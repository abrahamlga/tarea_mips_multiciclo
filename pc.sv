==> flow/design.v <==
module pc_reg
#(
    parameter BIT_WIDTH=32
)
(
 output logic [BIT_WIDTH-1:0] pc_out,
 input logic  [BIT_WIDTH-1:0] Write_Data,
 input logic pc_branch,clk,rst
);
logic [BIT_WIDTH-1:0] reg_branch;
always_comb
begin
 if(pc_branch) begin
  reg_branch=Write_Data;
 end
 else begin
  reg_branch=32'h0;
end
end
always @ (posedge clk or negedge rst)
begin
 if (!rst)
  begin
   pc_out<=0;
  end
  else
  begin
     pc_out<=pc_out+Write_Data+32'h4;
  end 
end  
endmodule
==> Reports on pc_reg <==
Tool output for the design above, in the order of the flow.
Line numbers count from 1 in the design file above.
{ "inputs": {"top_module": "pc_reg", "clock_port": "clk", "lib": "sky130hd", "corner": "tt_025C_1v80"} }

==> Word level <==
Yosys after proc, flatten, opt, wreduce and memory -nomap, before mapping. Enables and synchronous resets that opt folds into registers are not counted as muxes. Memory bits, and registers merged into a memory's read port (data or address), are not among the register bits. Print and check cells are not counted. Equal cells are merged and count once.
{ "op_classes": {"n_addsub": 2} }
{ "ops": {"columns": ["cell", "count"], "rows": [
  ["adder 32 x 3 -> 32 bit with constant B", 1],
  ["adder 32 bit", 1]
]} }
{ "bits": {"register_bits": 32, "in_bits": 35} }

==> Logic depth <==
Longest topological path by Yosys (ltp), each cell counted once; first at word level (registers and memories cut), then after technology mapping (sequential cells cut; the memories' decode and read muxes count).
{ "logic_depth": {"ltp_word": 2, "ABC_AREA": 0, "depth_mapped": 10, "ltp_nobuf": 10} }

==> Synthesis result <==
The flow's flattened synthesis, as Yosys stat reports it; memories are mapped. The netlist is that of the ABC_AREA named above (0 if unset); the other value can give another one.
Totals and module areas in this step are rounded.
{ "mapped": {"mapped_cells": 341, "yosys_area_um2": 3080, "seqArea_um2": 801, "flip_flops": 32, "buffers": 10} }
{ "by_type": {"columns": ["cell", "count"], "rows": [
  ["sky130_fd_sc_hd__dfrtp_1", 32],
  ["sky130_fd_sc_hd__ha_1", 61],
  ["sky130_fd_sc_hd__a21oi_1", 30],
  ["sky130_fd_sc_hd__xnor2_1", 15],
  ["sky130_fd_sc_hd__nand2_1", 30],
  ["sky130_fd_sc_hd__o21ai_0", 19],
  ["sky130_fd_sc_hd__nor2_1", 23],
  ["sky130_fd_sc_hd__xor2_1", 9],
  ["sky130_fd_sc_hd__a21o_1", 9],
  ["sky130_fd_sc_hd__nor3_1", 10],
  ["sky130_fd_sc_hd__a211oi_1", 6],
  ["sky130_fd_sc_hd__o211ai_1", 6],
  ["sky130_fd_sc_hd__and3_1", 7],
  ["sky130_fd_sc_hd__inv_1", 11],
  ["sky130_fd_sc_hd__nand3_1", 7],
  ["sky130_fd_sc_hd__mux2i_1", 3],
  ["sky130_fd_sc_hd__a2111oi_4", 1],
  ["sky130_fd_sc_hd__o2111ai_1", 3]
]} }
Other cell types: 34; their cells: 59.

==> Path before layout <==
OpenSTA on the mapped netlist: ideal clock, no wires. The path of least setup slack (recovery checks aside). Input and output delay are each 20% of the period. Register names are those of the netlist, which keeps one name where synthesis merged equal registers.
{ "synth_path": {"path_kind": "input port to flip-flop", "from": "input port Write_Data[1]", "to": "register pc_out[27]", "clock_period_ns": 3.11, "input_delay_ns": 0.622, "setup_time_ns": 0.099, "t_arrival_ns": 2.669, "slack_ns": 0.341, "path_delay_ns": 2.146, "driving_pins": 9, "synth_period_reached_ns": 2.769} }
"path_delay_ns" is the arrival time less input delay plus setup time.
"driving_pins" counts driving pins, that of a launching flip-flop among them; a cell with two outputs on the path counts twice.
"synth_period_reached_ns" = period - worst setup slack (recovery checks aside). The figure is calculated, with input and output delays left at 20% of the set period.
The rows between start and end are the longest chain of elaborated cells between them; the timing report does not say that the signal goes this way. Where chains are equally long, one stands for them.
Each line given opens the expression or statement behind the cell; cells for indexed reads and writes are added by Yosys, which also makes memories of some case tables.
{ "synth_between": {"path_cell_list": "sky130_fd_sc_hd__ha_1 -> sky130_fd_sc_hd__ha_1 -> sky130_fd_sc_hd__fa_1 -> sky130_fd_sc_hd__a211oi_2 -> sky130_fd_sc_hd__o21ai_0 -> sky130_fd_sc_hd__a211oi_1 -> sky130_fd_sc_hd__nor2_1 -> sky130_fd_sc_hd__or2_1 -> sky130_fd_sc_hd__a311oi_1", "elab_chain_len": 2} }
{ "synth_lines": {"columns": ["element", "line", "text"], "rows": [
  ["from (decl)", 7, "input logic  [BIT_WIDTH-1:0] Write_Data,"],
  ["adder 32 bit", 28, "pc_out<=pc_out+Write_Data+32'h4;"],
  ["adder 32 x 3 -> 32 bit", 28, null],
  ["to (assign)", 24, "pc_out<=0;"],
  ["to (assign)", 28, null],
  ["to (decl)", 6, "output logic [BIT_WIDTH-1:0] pc_out,"]
]} }

==> Timing after layout <==
Path of least setup slack in the final report of flow run A (OpenROAD, finished layout, wires in). Where an end is a register, its clock arrival counts in the times.
{ "layout_path": {"path_kind": "input port to flip-flop", "from": "input port Write_Data[1]", "to": "register pc_out[29]", "clock_period_ns": 4.51, "input_delay_ns": 0.90, "setup_time_ns": 0.07, "t_arrival_ns": 3.63, "slack_ns": 1.10, "driving_pins": 10} }
The rows between start and end are the longest chain of elaborated cells between them; the timing report does not say that the signal goes this way. Where chains are equally long, one stands for them.
{ "layout_between": {"path_cell_list": "sky130_fd_sc_hd__clkdlybuf4s50_1 -> sky130_fd_sc_hd__ha_1 -> sky130_fd_sc_hd__ha_1 -> sky130_fd_sc_hd__fa_1 -> sky130_fd_sc_hd__a211oi_2 -> sky130_fd_sc_hd__nor2_1 -> sky130_fd_sc_hd__o211ai_1 -> sky130_fd_sc_hd__a211oi_1 -> sky130_fd_sc_hd__nor4_1 -> sky130_fd_sc_hd__xnor2_1", "elab_chain_len": 2} }
{ "layout_lines": {"columns": ["element", "line", "text"], "rows": [
  ["from (decl)", 7, "input logic  [BIT_WIDTH-1:0] Write_Data,"],
  ["adder 32 bit", 28, "pc_out<=pc_out+Write_Data+32'h4;"],
  ["adder 32 x 3 -> 32 bit", 28, null],
  ["to (assign)", 24, "pc_out<=0;"],
  ["to (assign)", 28, null],
  ["to (decl)", 6, "output logic [BIT_WIDTH-1:0] pc_out,"]
]} }

Subject: pc_reg on sky130hd, stored results

Hello all,

Module pc_reg, platform sky130hd: 2 stored runs of the flow (Yosys, OpenROAD) with differing settings, in no particular order. Input and output delays are each 20% of the period that was set; the output load is 0.01 pF.
"timing.achieved_period_ns": clock period set for the run, less the worst setup slack. It is reckoned from that one timing run; input and output delays stay at 20% of the period that was set.
"worstPathTime_ns" is the time allowed to the run's worst setup path (the clock period less input and output delay, where it has them) less its slack. Clock arrival times count: a late capture clock shortens it, a late launch clock lengthens it.
"power.total_w" rests on the timing tool's default activity at the inputs, not on a simulated workload.
The results are shown rounded.
[
  {
    "run": "flow run A",
    "settings": { "period_ns": 4.51, "CORE_UTILIZATION": 36, "SETUP_SLACK_MARGIN": 0.85, "CTS_CLUSTER_SIZE": 83, "CTS_CLUSTER_DIAMETER": 278, "CAP_MARGIN": 35, "MIN_ROUTING_LAYER": "met1", "MAX_ROUTING_LAYER": "met4", "CORE_MARGIN": 2, "SLEW_MARGIN": 20 },
    "results": { "yosys.chip_area_um2": 3080, "design_die_area_um2": 9320, "finish.stdcell_area_um2": 3910, "setup_ws_ns": 1.10, "fin_tns_ns": 0.000, "fin_hold_ws_ns": 0.510, "power.total_w": 0.00335, "timing.achieved_period_ns": 3.414, "worstPathTime_ns": 2.51, "worst_path_kind": "input port to flip-flop" }
  },
  {
    "run": "flow run B",
    "settings": { "period_ns": 1.85, "CORE_UTILIZATION": 60, "SETUP_SLACK_MARGIN": 0.48, "PLACE_DENSITY_LB_ADDON": 0.17, "CORE_ASPECT_RATIO": 0.69, "CELL_PAD_IN_SITES_GLOBAL_PLACEMENT": 0, "ABC_AREA": 1, "GPL_ROUTABILITY_DRIVEN": 0, "CTS_CLUSTER_SIZE": 22, "CAP_MARGIN": 15, "MIN_ROUTING_LAYER": "met1", "CORE_MARGIN": 2, "SLEW_MARGIN": 20 },
    "outcome": "unfinished; error DPL-0038 in clock tree synthesis"
  }
]

Thanks
